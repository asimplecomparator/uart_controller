==> flow/design.v <==
`resetall
`timescale 1ns / 1ps
`default_nettype none
module baud_gen(
    input   wire        clk,
    input   wire        rst,
    input   wire        new_tx_data,
    output  reg         ce_tx,
    input   wire        new_rx_data,
    output  reg         ce_rx,
    input   wire [23:0] cfg_baud_rate,
    input   wire [ 1:0] cfg_stop_bit,	    
    input   wire [ 1:0] cfg_parity_type,
    input   wire [31:0] cfg_clk_freq
    );
    reg  [31:0]         baud_tx_cnt;
    reg  [ 3:0]         ce_tx_cnt;
    reg  [31:0]         baud_rx_cnt;
    reg  [ 3:0]         ce_rx_cnt;
    reg  [ 3:0]         ce_cnt_max;
    always @( posedge clk ) begin
        if(rst)
            ce_cnt_max <= 4'd0;
        else if(cfg_parity_type==0)
            ce_cnt_max <= 4'd10 + cfg_stop_bit ;
        else 
            ce_cnt_max <= 4'd11 + cfg_stop_bit ;
    end
    always @ (posedge clk) begin
        if(rst || new_tx_data)
            baud_tx_cnt <= cfg_baud_rate *3; 
        else if(ce_tx_cnt==ce_cnt_max)
            baud_tx_cnt <= cfg_baud_rate *3;  
        else 
            baud_tx_cnt <= baud_tx_cnt + cfg_baud_rate;
    end
    always @(posedge clk ) begin
        if(rst || new_tx_data)begin
            ce_tx       <= 1'b0;
            ce_tx_cnt   <= 4'd1;
        end else if(baud_tx_cnt >= (cfg_clk_freq*ce_tx_cnt)) begin
            ce_tx       <= 1'b1;
            ce_tx_cnt   <= ce_tx_cnt + 1'b1;
        end else begin
            ce_tx       <= 1'b0;
            ce_tx_cnt   <= ce_tx_cnt;
        end
    end
    always @ (posedge clk) begin
        if(rst || new_rx_data)  
            baud_rx_cnt <= {1'b0,cfg_clk_freq[31:1]} + (cfg_baud_rate *4);
        else if(ce_rx_cnt==ce_cnt_max) 
            baud_rx_cnt <= {1'b0,cfg_clk_freq[31:1]} + (cfg_baud_rate *4);
        else 
            baud_rx_cnt <= baud_rx_cnt + cfg_baud_rate;
    end
    always @(posedge clk ) begin
        if(rst || new_rx_data)begin
            ce_rx <= 1'b0;
            ce_rx_cnt   <= 4'd1;
        end else if(baud_rx_cnt >= (cfg_clk_freq*ce_rx_cnt)) begin
            ce_rx <= 1'b1;
            ce_rx_cnt <= ce_rx_cnt + 1'b1;
        end else begin
            ce_rx <= 1'b0;
            ce_rx_cnt <= ce_rx_cnt;
        end
    end
endmodule
`resetall
`resetall
`timescale 1ns / 1ps
`default_nettype none
module uart_controller#(
	parameter integer	BAUD_RATE   = 10_000_000,  
	parameter integer   LSB_FIRST   = 1,  	       
	parameter integer	STOP_BIT    = 2,           
	parameter integer	PARITY_TYPE = 2,           
	parameter integer	CLK_FREQ	= 100_000_000  
	)(
	input	wire		clk,
	input	wire		rst,
	input	wire		uart_rxd,
	output	wire		uart_txd,
	input	wire [ 7:0]	s_axis_tdata,
	input	wire 		s_axis_tvalid,
	output	wire 		s_axis_tready,
	output	wire [ 7:0]	m_axis_tdata,
	output  wire 		m_axis_tvalid,
	input	wire [31:0]	s_axis_cfg_tdata,
	input	wire 		s_axis_cfg_tvalid,
	output  wire        s_axis_cfg_tready
	);
	reg  [23:0]			cfg_baud_rate;
	reg  				cfg_lsb_first;
	reg  [ 1:0]			cfg_stop_bit;
	reg  [ 1:0] 		cfg_parity_type;
	reg 				cfg_channel_enable;
	reg	 [31:0]			cfg_clk_freq;
	wire				is_receiving; 
	reg					is_receiving_d1;
	wire				is_transmitting; 
	reg				 	is_transmitting_d1;
	wire				new_rx_data;
	wire				new_tx_data;
	wire				ce_tx;
	wire				ce_rx;
	always @ ( posedge clk ) begin
		if(rst)begin
			cfg_baud_rate 		<= BAUD_RATE;
			cfg_lsb_first 		<= LSB_FIRST;
			cfg_stop_bit  		<= STOP_BIT;
			cfg_parity_type 	<= PARITY_TYPE;
			cfg_channel_enable 	<= 1'b1;   
			cfg_clk_freq		<= CLK_FREQ;
		end else if (s_axis_cfg_tvalid && s_axis_cfg_tready)begin
			cfg_baud_rate 		<= s_axis_cfg_tdata[23:0];
			cfg_lsb_first 		<= s_axis_cfg_tdata[24];
			cfg_stop_bit  		<= s_axis_cfg_tdata[26:25];
			cfg_parity_type 	<= s_axis_cfg_tdata[28:27];
			cfg_channel_enable 	<= s_axis_cfg_tdata[29];
			cfg_clk_freq		<= CLK_FREQ;
		end else begin
			cfg_baud_rate 		<= cfg_baud_rate;
			cfg_lsb_first 		<= cfg_lsb_first;
			cfg_stop_bit  		<= cfg_stop_bit;
			cfg_parity_type 	<= cfg_parity_type;
			cfg_channel_enable 	<= cfg_channel_enable;
			cfg_clk_freq		<= cfg_clk_freq;
		end
	end
	assign s_axis_cfg_tready = !is_receiving && !is_transmitting;
	assign s_axis_tready     = !is_transmitting; 
	always @(posedge clk ) begin
		if(rst)begin
			is_transmitting_d1 <= 1'b0;
			is_receiving_d1	 <= 1'b0;
		end else begin
			is_transmitting_d1 <= is_transmitting;
			is_receiving_d1  <= is_receiving;
		end
	end
	assign	new_rx_data	= !is_receiving_d1 && is_receiving;
	assign  new_tx_data	= !is_transmitting_d1 && is_transmitting;
	baud_gen inst_baud_gen(
		.clk				(clk				),
		.rst				(rst				),
		.new_tx_data		(new_tx_data		),
		.ce_tx				(ce_tx				),
		.new_rx_data		(new_rx_data		),
		.ce_rx				(ce_rx				),
		.cfg_baud_rate		(cfg_baud_rate		),
		.cfg_clk_freq		(cfg_clk_freq		),
		.cfg_stop_bit  		(cfg_stop_bit  		),
		.cfg_parity_type 	(cfg_parity_type 	)
	);
	uart_rx inst_uart_rx(
		.clk				(clk				),
		.rst				(rst				),
		.ce_rx				(ce_rx				),
		.rx_byte			(m_axis_tdata		),
		.received			(m_axis_tvalid		),
		.uart_rx			(uart_rxd			),
		.is_receiving		(is_receiving		),
		.cfg_lsb_first 		(cfg_lsb_first 		),
		.cfg_parity_type 	(cfg_parity_type 	),
		.cfg_channel_enable (cfg_channel_enable	)
	);
	uart_tx inst_uart_tx(
    	.clk				(clk				),
    	.rst				(rst				),
		.ce_tx				(ce_tx				),
    	.tx_byte			(s_axis_tdata		),
    	.transmit			(s_axis_tvalid		),
    	.uart_tx			(uart_txd			),
    	.is_transmitting	(is_transmitting    ),
		.cfg_lsb_first 		(cfg_lsb_first 		),
		.cfg_stop_bit  		(cfg_stop_bit  		),
		.cfg_parity_type 	(cfg_parity_type 	),
		.cfg_channel_enable (cfg_channel_enable	)
    );
endmodule
`resetall
`resetall
`timescale 1ns / 1ps
`default_nettype none
module uart_rx(
    input	wire	    clk,
    input	wire	    rst,
    input   wire        ce_rx,
    output	reg  [7:0]	rx_byte,
    output	reg 	    received,
    input   wire 	    uart_rx,
    output  reg         is_receiving,
    input  wire         cfg_lsb_first,	    
    input  wire [1:0]   cfg_parity_type,	          
    input  wire         cfg_channel_enable
    );
    reg  [ 3:0]         cnt_bit;
    wire [ 3:0]         data_length;
    reg  [ 7:0]         rx_buffer_lsb;
    reg  [ 7:0]         rx_buffer_msb;
    reg  [ 1:0]         sync_in;
    reg  [ 3:0]         sync_in_buffer;
    reg                 parity_bit_cal;
    reg                 parity_bit_sav;
    reg                 parity_error;
    always @ (posedge clk)begin 
        if (rst)
            sync_in <= 2'b11;
        else 
            sync_in <= {sync_in[0],uart_rx};
    end
    always @ (posedge clk)begin 
        if (rst)
            sync_in_buffer <= 4'b1111;  
        else 
            sync_in_buffer <= {sync_in_buffer[3:1],sync_in[1]};
    end
    assign data_length = cfg_parity_type ? 4'd10 : 4'd9;
    always @ (posedge clk)begin 
        if (rst)
            is_receiving <= 1'b0;
        else if (~is_receiving & ~sync_in[1] & cfg_channel_enable)
            is_receiving <= 1'b1;
        else if (is_receiving & (cnt_bit == data_length) & ce_rx) 
            is_receiving <= 1'b0;
    end 
    always @ (posedge clk) begin
        if(rst || !is_receiving)
            cnt_bit <= 4'd0;
        else if(ce_rx && is_receiving)
            cnt_bit <= cnt_bit + 1'b1;
        else
            cnt_bit <= cnt_bit;
    end
    always @ (posedge clk) begin
        if(rst)begin
            parity_error <= 1'b0;
            rx_buffer_lsb <= 8'h00;
            rx_buffer_msb <= 8'h00;
            parity_bit_cal <= 1'b0;
            parity_bit_sav <= 1'b0;
        end else if(is_receiving && ce_rx) begin
            if(cfg_parity_type)begin
                if(cnt_bit <= 4'h8)begin
                    rx_buffer_lsb <= {sync_in[1],rx_buffer_lsb[7:1]};
                    rx_buffer_msb <= {rx_buffer_msb[6:0],sync_in[1]};
                    parity_bit_cal <= parity_bit_cal + sync_in[1];
                end else if(cnt_bit == 4'h9)begin
                    if(cfg_parity_type==2 && (sync_in[1]==(~parity_bit_cal)))
                        parity_error <= 1'b1;
                    else if(cfg_parity_type==1 && (sync_in[1]==parity_bit_cal))
                        parity_error <= 1'b1;
                    else
                        parity_error <= 1'b0;
                end
            end else begin
                rx_buffer_lsb <= {sync_in[1],rx_buffer_lsb[7:1]};
                rx_buffer_msb <= {rx_buffer_msb[6:0],sync_in[1]};
            end
        end else if (!is_receiving)begin
            parity_error <= 1'b0;
            rx_buffer_lsb  <= 8'd0;
            rx_buffer_msb  <= 8'd0;
            parity_bit_cal <= 1'b0;
            parity_bit_sav <= 1'b0;
        end else begin
            parity_error   <= parity_error  ;
            rx_buffer_lsb  <= rx_buffer_lsb ;
            rx_buffer_msb  <= rx_buffer_msb ;
            parity_bit_cal <= parity_bit_cal;
            parity_bit_sav <= parity_bit_sav;
        end
    end
    always @(posedge clk ) begin
        if(rst)begin
            rx_byte <= 8'h0;
            received <= 1'b0;
        end else if(is_receiving && (cnt_bit==data_length) && ce_rx)begin
            received <= ~parity_error;
            if(cfg_lsb_first)
                rx_byte <= rx_buffer_lsb;
            else
                rx_byte <= rx_buffer_msb;
        end else begin
            received <= 1'b0;
            rx_byte <= rx_byte;
        end
    end
endmodule
`resetall
`resetall
`timescale 1ns / 1ps
`default_nettype none
module uart_tx(
    input	wire	    clk,
    input	wire	    rst,
    input   wire        ce_tx,
    input	wire [7:0]	tx_byte,
    input	wire	    transmit,
    output  reg 	    uart_tx,
    output  reg         is_transmitting,
    input  wire         cfg_lsb_first,	
    input  wire [1:0]   cfg_stop_bit,	    
    input  wire [1:0]   cfg_parity_type,	          
    input  wire         cfg_channel_enable
    );
    reg  [3:0]          cnt_bit;
    reg  [3:0]          data_length;
    reg  [8:0]          tx_buffer_lsb;
    reg  [8:0]          tx_buffer_msb;
    reg                 parity_bit_lsb;
    reg                 parity_bit_msb;
    always @( posedge clk ) begin
        if(rst)
            data_length <= 4'd0;
        else if(cfg_parity_type==0)
            data_length <= 4'd8 + cfg_stop_bit ;
        else 
            data_length <= 4'd8 + cfg_stop_bit + 1'b1; 
    end
    always @ ( posedge clk ) begin
        if(rst || ~cfg_channel_enable)
            is_transmitting <= 1'b0;
        else if(transmit && ~is_transmitting)
            is_transmitting <= 1'b1;
        else if(is_transmitting && (cnt_bit == data_length) && ce_tx)
            is_transmitting <= 1'b0;
        else
            is_transmitting <= is_transmitting;
    end
    always @ (posedge clk) begin
        if(rst || !is_transmitting)
            cnt_bit <= 4'd0;
        else if(ce_tx && is_transmitting)
            cnt_bit <= cnt_bit + 1'b1;
        else
            cnt_bit <= cnt_bit;
    end
    always @ (posedge clk) begin
        if(rst)begin
            tx_buffer_lsb <= 9'b0;
            parity_bit_lsb <= 1'b0;
            tx_buffer_msb <= 9'b0;
            parity_bit_msb <= 1'b0;
        end else if(!is_transmitting)begin
            tx_buffer_lsb <= {tx_byte,1'b0};
            parity_bit_lsb <= 1'b0;
            tx_buffer_msb <= {1'b0,tx_byte};
            parity_bit_msb <= 1'b0;
        end else if( ce_tx && is_transmitting )begin
            if(cfg_parity_type)begin
                if(cnt_bit <= 4'd7)begin
                    tx_buffer_lsb <= {1'b1,tx_buffer_lsb[8:1]};
                    parity_bit_lsb <= parity_bit_lsb + tx_buffer_lsb[1];
                    tx_buffer_msb <= {tx_buffer_msb[7:0],1'b1};
                    parity_bit_msb <= parity_bit_msb + tx_buffer_msb[8];
                end else if(cnt_bit == 4'd8)begin
                    if(cfg_parity_type==1)begin
                        tx_buffer_lsb[0] <= ~parity_bit_lsb;
                        tx_buffer_msb[8] <= ~parity_bit_lsb;
                    end else begin
                        tx_buffer_lsb[0] <= parity_bit_lsb;
                        tx_buffer_msb[8] <= parity_bit_lsb;
                    end
                end else begin
                        tx_buffer_lsb <= {1'b1,tx_buffer_lsb[8:1]};
                        tx_buffer_msb <= {tx_buffer_msb[7:0],1'b1};
                end
            end else begin
                tx_buffer_lsb <= {1'b1,tx_buffer_lsb[8:1]};
                tx_buffer_msb <= {tx_buffer_msb[7:0],1'b1};
            end
        end else begin
            tx_buffer_lsb <= tx_buffer_lsb;
            tx_buffer_msb <= tx_buffer_msb;
        end
    end
    always @ ( posedge clk ) begin
        if(rst)
            uart_tx <= 1'b1;
        else if (is_transmitting)begin
            if(cfg_lsb_first)
                uart_tx <= tx_buffer_lsb[0];
            else
                uart_tx <= tx_buffer_msb[8];
        end else
            uart_tx <= 1'b1;
    end
endmodule
`resetall
Reports on uart_controller
Tool output for the design above, in the order of the flow. Lines are those of the file above, counted from 1. Cell names lack the library's common part. Not given: --

Top: uart_controller. Clock: clk. Library: sky130hd. Timing corner: tt_025C_1v80.

Word level
Source: Yosys, flattened and elaborated, memories not mapped. Widths are those after wreduce. Registers that Yosys merges into a memory's read port (data or address) are not register bits. Print and check cells do not count. Equal cells are merged and count once.

The entry for $add $sub $neg reads 13. The figure for equality and inequality tests is 18. For mux-type cells the number is 49. Under shift operators stands 0. The figure for reduce/logical cells is 33. The entry for order comparisons reads 4. Under divide/modulo/power cells stands 0. Under multipliers stands 3. Bitwise operators: 12.

Operators by type and width (number): multiplier 19 x 4 -> 23 bit (first input constant) (2); two-way mux 8 bit (18); two-way mux 32 bit (4); adder 32 x 24 -> 32 bit (2); greater-or-equal comparator 32 bit (2); multiplier 24 x 2 -> 26 bit (second input constant) (1); adder 26 x 26 -> 27 bit (first input constant) (1); two-way mux 1 bit (24); adder 4 x 1 -> 4 bit (second input constant) (5); equality test 4 bit (4); logical AND 1 bit (13); adder 4 x 2 -> 4 bit (first input constant) (3); != test 2 bit (second input constant) (5); inverter 1 bit (8); equality test 4 bit (second input constant) (2); two-way mux 4 bit (2); nonzero test 2 bit (3); AND reduction 3 bit (2); logical OR 1 bit (5); bitwise AND 1 bit (4); logical NOT 1 bit (4); AND reduction 2 bit (2); OR reduction 2 bit (2); <= comparator 4 x 3 -> 1 bit (second input constant) (1); <= comparator 4 bit (second input constant) (1); != test 4 bit (second input constant) (1); AND reduction 4 bit (1); != test 3 bit (second input constant) (1).

Not listed: further kinds 7, cells in them 9.

The figure for flip-flop bits (word level) is 173. The entry for memories kept reads 0. Under latch bits stands 0. For output and inout bits the number is 12. The entry for ROM bits reads 0. Under RAM bits stands 0. The figure for elaborated cells is 164. Under clocked read ports x word width stands 0. The entry for input bits reads 45.

Longest topological paths
Yosys ltp: most cells in a row. Word level: on the elaborated netlist, between registers, memories and ports. Mapped: between sequential cells and ports; inverters and the memories' decode and read muxes count.

The entry for depth after elaboration reads 8. ABC_AREA: 0. The entry for gate-level depth with buffers reads 21. For gate-level depth less buffers the number is 20.

After synthesis
Yosys stat after the flow's synthesis: flattened, memories mapped to cells. It holds for the ABC_AREA given above (unset counts as 0); a run with the other value may have another netlist.

The figure for cell area after synthesis is 12426.9 µm². Area of sequential cells: 3263.1 µm². Flip-flops: 163. The entry for buffers reads 36. The figure for standard cells after synthesis is 1493.

Cells by type: dfxtp_1 (number 163, area in all 3263.13 µm²); ha_1 (number 183, area in all 2.29E+03 µm²); nand2_1 (number 183, area in all 686.909 µm²); xnor2_1 (number 74, area in all 648.122 µm²); a21oi_1 (number 127, area in all 635.61 µm²); xor2_1 (number 66, area in all 578.054 µm²); fa_1 (number 19, area in all 380.365 µm²); nor2_1 (number 101, area in all 379.114 µm²); inv_1 (number 80, area in all 300.288 µm²); a21o_1 (number 38, area in all 285.274 µm²); o21ai_1 (number 57, area in all 285.274 µm²); nand3_1 (number 47, area in all 235.226 µm²); mux2i_1 (number 19, area in all 190.182 µm²); a31oi_1 (number 29, area in all 181.424 µm²); o21ai_0 (number 34, area in all 170.163 µm²); o21a_1 (number 18, area in all 135.13 µm²); clkbuf_1 (number 34, area in all 127.622 µm²); nor2b_1 (number 18, area in all 112.608 µm²).

Other cell types: 53; their cells: 203. The figures by module come from a second, unflattened synthesis with its own total; it is not the netlist above.

Cells (unflattened synthesis): 2441. For area total of the unflattened synthesis the number is 19999.2 µm².

Rows give one instance, submodules left out.

By module: baud_gen (instances 1, sequential area 1561.5 µm², area 15879.0 µm², cells 2022); uart_controller (instances 1, sequential area 640.6 µm², area 1475.2 µm², cells 141); uart_tx (instances 1, sequential area 580.6 µm², area 1417.6 µm², cells 163); uart_rx (instances 1, sequential area 520.5 µm², area 1227.4 µm², cells 115).

Worst setup path after synthesis
Source: OpenSTA report_checks on the synthesized netlist (no wires, ideal clock, input and output delay 20% of the period each), path of least setup slack; recovery checks are left aside. Register names are those of the netlist, which keeps one name where synthesis merged equal registers.

Kind: register to register. From: reg inst_baud_gen.ce_tx_cnt[2]. To: reg inst_baud_gen.ce_tx_cnt[3]. The entry for period reads 5700 ps. Time at the first pin: 0 ps. Stages on the path: 22. Under slack stands 710 ps. Path delay: 4990 ps. Under data required time stands 5629 ps. Under buffers on the path stands 1. Under arrival time stands 4919 ps. The figure for setup time is 71 ps. The entry for synthesis period reached reads 4990 ps.

"path delay" is the arrival time less input delay plus setup time. "stages on the path": output pins that drive a net of the path, with the launching flip-flop's if there is one; two outputs of one cell count as two. "synthesis period reached" is the clock period less the worst setup slack; recovery checks do not enter. This is arithmetic on one report: input and output delays are still those of the set period (20% each). The rows between start and end are the longest chain of elaborated cells between them; the timing report does not say that the signal goes this way. Where chains are equally long, one stands for them. A line is the first line of the expression or statement that the cell stems from. Yosys adds cells for indexed reads and writes and turns some case tables into memories. At most two assigning lines are given for a register; there are more.

Cell sequence: dfxtp_1 -> fa_1 -> fa_1 -> ha_1 -> a21o_1 -> a21oi_1 -> nor2_1 -> o21a_1 -> o41a_1 -> a41o_1 -> o31ai_2 -> xnor2_1 -> ha_1 -> nand4_1 -> nor2_1 -> o21ai_0 -> a31oi_1 -> a41oi_1 -> and2_1 -> clkbuf_1 -> or3_1 -> a21oi_1. The figure for length of the longest elaborated chain is 2. For elaborated cells on any way between the ends the number is 3. The figure for RTL lines with such cells is 2. Those cells by class: add/sub: 1; mul: 1; compare: 1.

Ends and longest elaborated chain, post-synthesis: from (decl) (RTL line 17) `reg  [ 3:0]         ce_tx_cnt;`; from (assign) (RTL line 43) `ce_tx_cnt   <= ce_tx_cnt + 1'b1;`; from (assign) (RTL line 46) `ce_tx_cnt   <= ce_tx_cnt;`; multiplier 19 x 4 -> 23 bit (RTL line 41) `end else if(baud_tx_cnt >= (cfg_clk_freq*ce_tx_cnt)) begin`; greater-or-equal comparator 32 bit (RTL line 41); to (assign) (RTL line 43); to (assign) (RTL line 46); to (decl) (RTL line 17).

Timing after layout
From the final timing report of record 1: the path of least setup slack in the routed layout; clock arrival at registers is part of the times. The path's times are printed in steps of 10 ps; the period is the one set.

Kind: register to register. From: reg inst_baud_gen.ce_tx_cnt[1]. To: reg inst_baud_gen.ce_tx_cnt[3]. Under slack stands 1230 ps. Under data required time stands 6640 ps. Under buffers on the path stands 2. Under arrival time stands 5410 ps. Stages on the path: 22. The figure for setup time is 80 ps. The entry for period reads 6230 ps. Time at the first pin: 480 ps.

The rows between start and end are the longest chain of elaborated cells between them; the timing report does not say that the signal goes this way. Where chains are equally long, one stands for them. At most two assigning lines are given for a register; there are more.

Cell sequence: dfxtp_4 -> fa_2 -> fa_2 -> ha_4 -> a21o_1 -> a21oi_2 -> nor2_1 -> o21a_1 -> o41a_1 -> a41o_1 -> o31ai_4 -> buf_4 -> nor4b_1 -> nor2_1 -> ha_1 -> nand4b_1 -> nor2_1 -> a41oi_2 -> and2_4 -> buf_8 -> or3_4 -> a21oi_2. The figure for length of the longest elaborated chain is 2. For elaborated cells on any way between the ends the number is 3. The figure for RTL lines with such cells is 2. Those cells by class: add/sub: 1; mul: 1; compare: 1.

Ends and longest elaborated chain, post-layout: from (decl) (RTL line 17) `reg  [ 3:0]         ce_tx_cnt;`; from (assign) (RTL line 43) `ce_tx_cnt   <= ce_tx_cnt + 1'b1;`; from (assign) (RTL line 46) `ce_tx_cnt   <= ce_tx_cnt;`; multiplier 19 x 4 -> 23 bit (RTL line 41) `end else if(baud_tx_cnt >= (cfg_clk_freq*ce_tx_cnt)) begin`; greater-or-equal comparator 32 bit (RTL line 41); to (assign) (RTL line 43); to (assign) (RTL line 46); to (decl) (RTL line 17).

Subject: flow runs of uart_controller

Hi,

Record of 2 stored runs of the RTL-to-layout flow on uart_controller, platform sky130hd. The runs are unordered. Constraints: input delay and output delay 20% of the set period each, output load 0.01 pF. "clock period achieved": clock period set for the run, less the worst setup slack. It is reckoned from that one timing run; input and output delays stay at 20% of the period that was set. "critical path time": the worst setup path's part of the clock period (all of it between registers, 20% less for each end at a port) less its slack. A launch clock that arrives late makes it longer, a capture clock that arrives late makes it shorter. "power" rests on the timing tool's default activity at the inputs, not on a simulated workload. "critical path time" is known to 10 ps.

Record 1 has these settings: period_ns 6.23; CORE_UTILIZATION 15; SETUP_SLACK_MARGIN 1.16; PLACE_DENSITY_LB_ADDON 0.07; CORE_ASPECT_RATIO 0.96; CELL_PAD_IN_SITES_GLOBAL_PLACEMENT 0; GPL_TIMING_DRIVEN 0; CAP_MARGIN 25; SLEW_MARGIN 30; MAX_ROUTING_LAYER met4; CORE_MARGIN 2. The chip area after synthesis (Yosys) reads 12426.9 µm². The area inside the die boundary reads 85165.3 µm². For the standard-cell area after layout the run shows 15429.8 µm². The utilization of the finished layout reads 18.8 %. The worst setup slack after layout is 1226 ps. The total negative setup slack is 0 ps. The measured power is 5262 µW. The clock period achieved is 5004 ps. The critical path time reads 5000 ps. Kind of the worst setup path: register to register.

Record 2 has these settings: period_ns 4.19; CORE_UTILIZATION 70; SETUP_SLACK_MARGIN 0.51; PLACE_DENSITY_LB_ADDON 0.16; TNS_END_PERCENT 95; ABC_AREA 0; GPL_TIMING_DRIVEN 1; CTS_CLUSTER_DIAMETER 199; MIN_ROUTING_LAYER met1; CAP_MARGIN 20; CORE_MARGIN 2; SLEW_MARGIN 20. The chip area after synthesis (Yosys) reads 12426.9 µm². The area inside the die boundary reads 18834.8 µm². For the standard-cell area after layout the run shows 14609.0 µm². The utilization of the finished layout reads 84.2 %. The worst setup slack after layout is -752 ps. The total negative setup slack is -4748 ps. The measured power is 7818 µW. The clock period achieved is 4942 ps. The critical path time reads 4940 ps. Kind of the worst setup path: register to register.

Regards
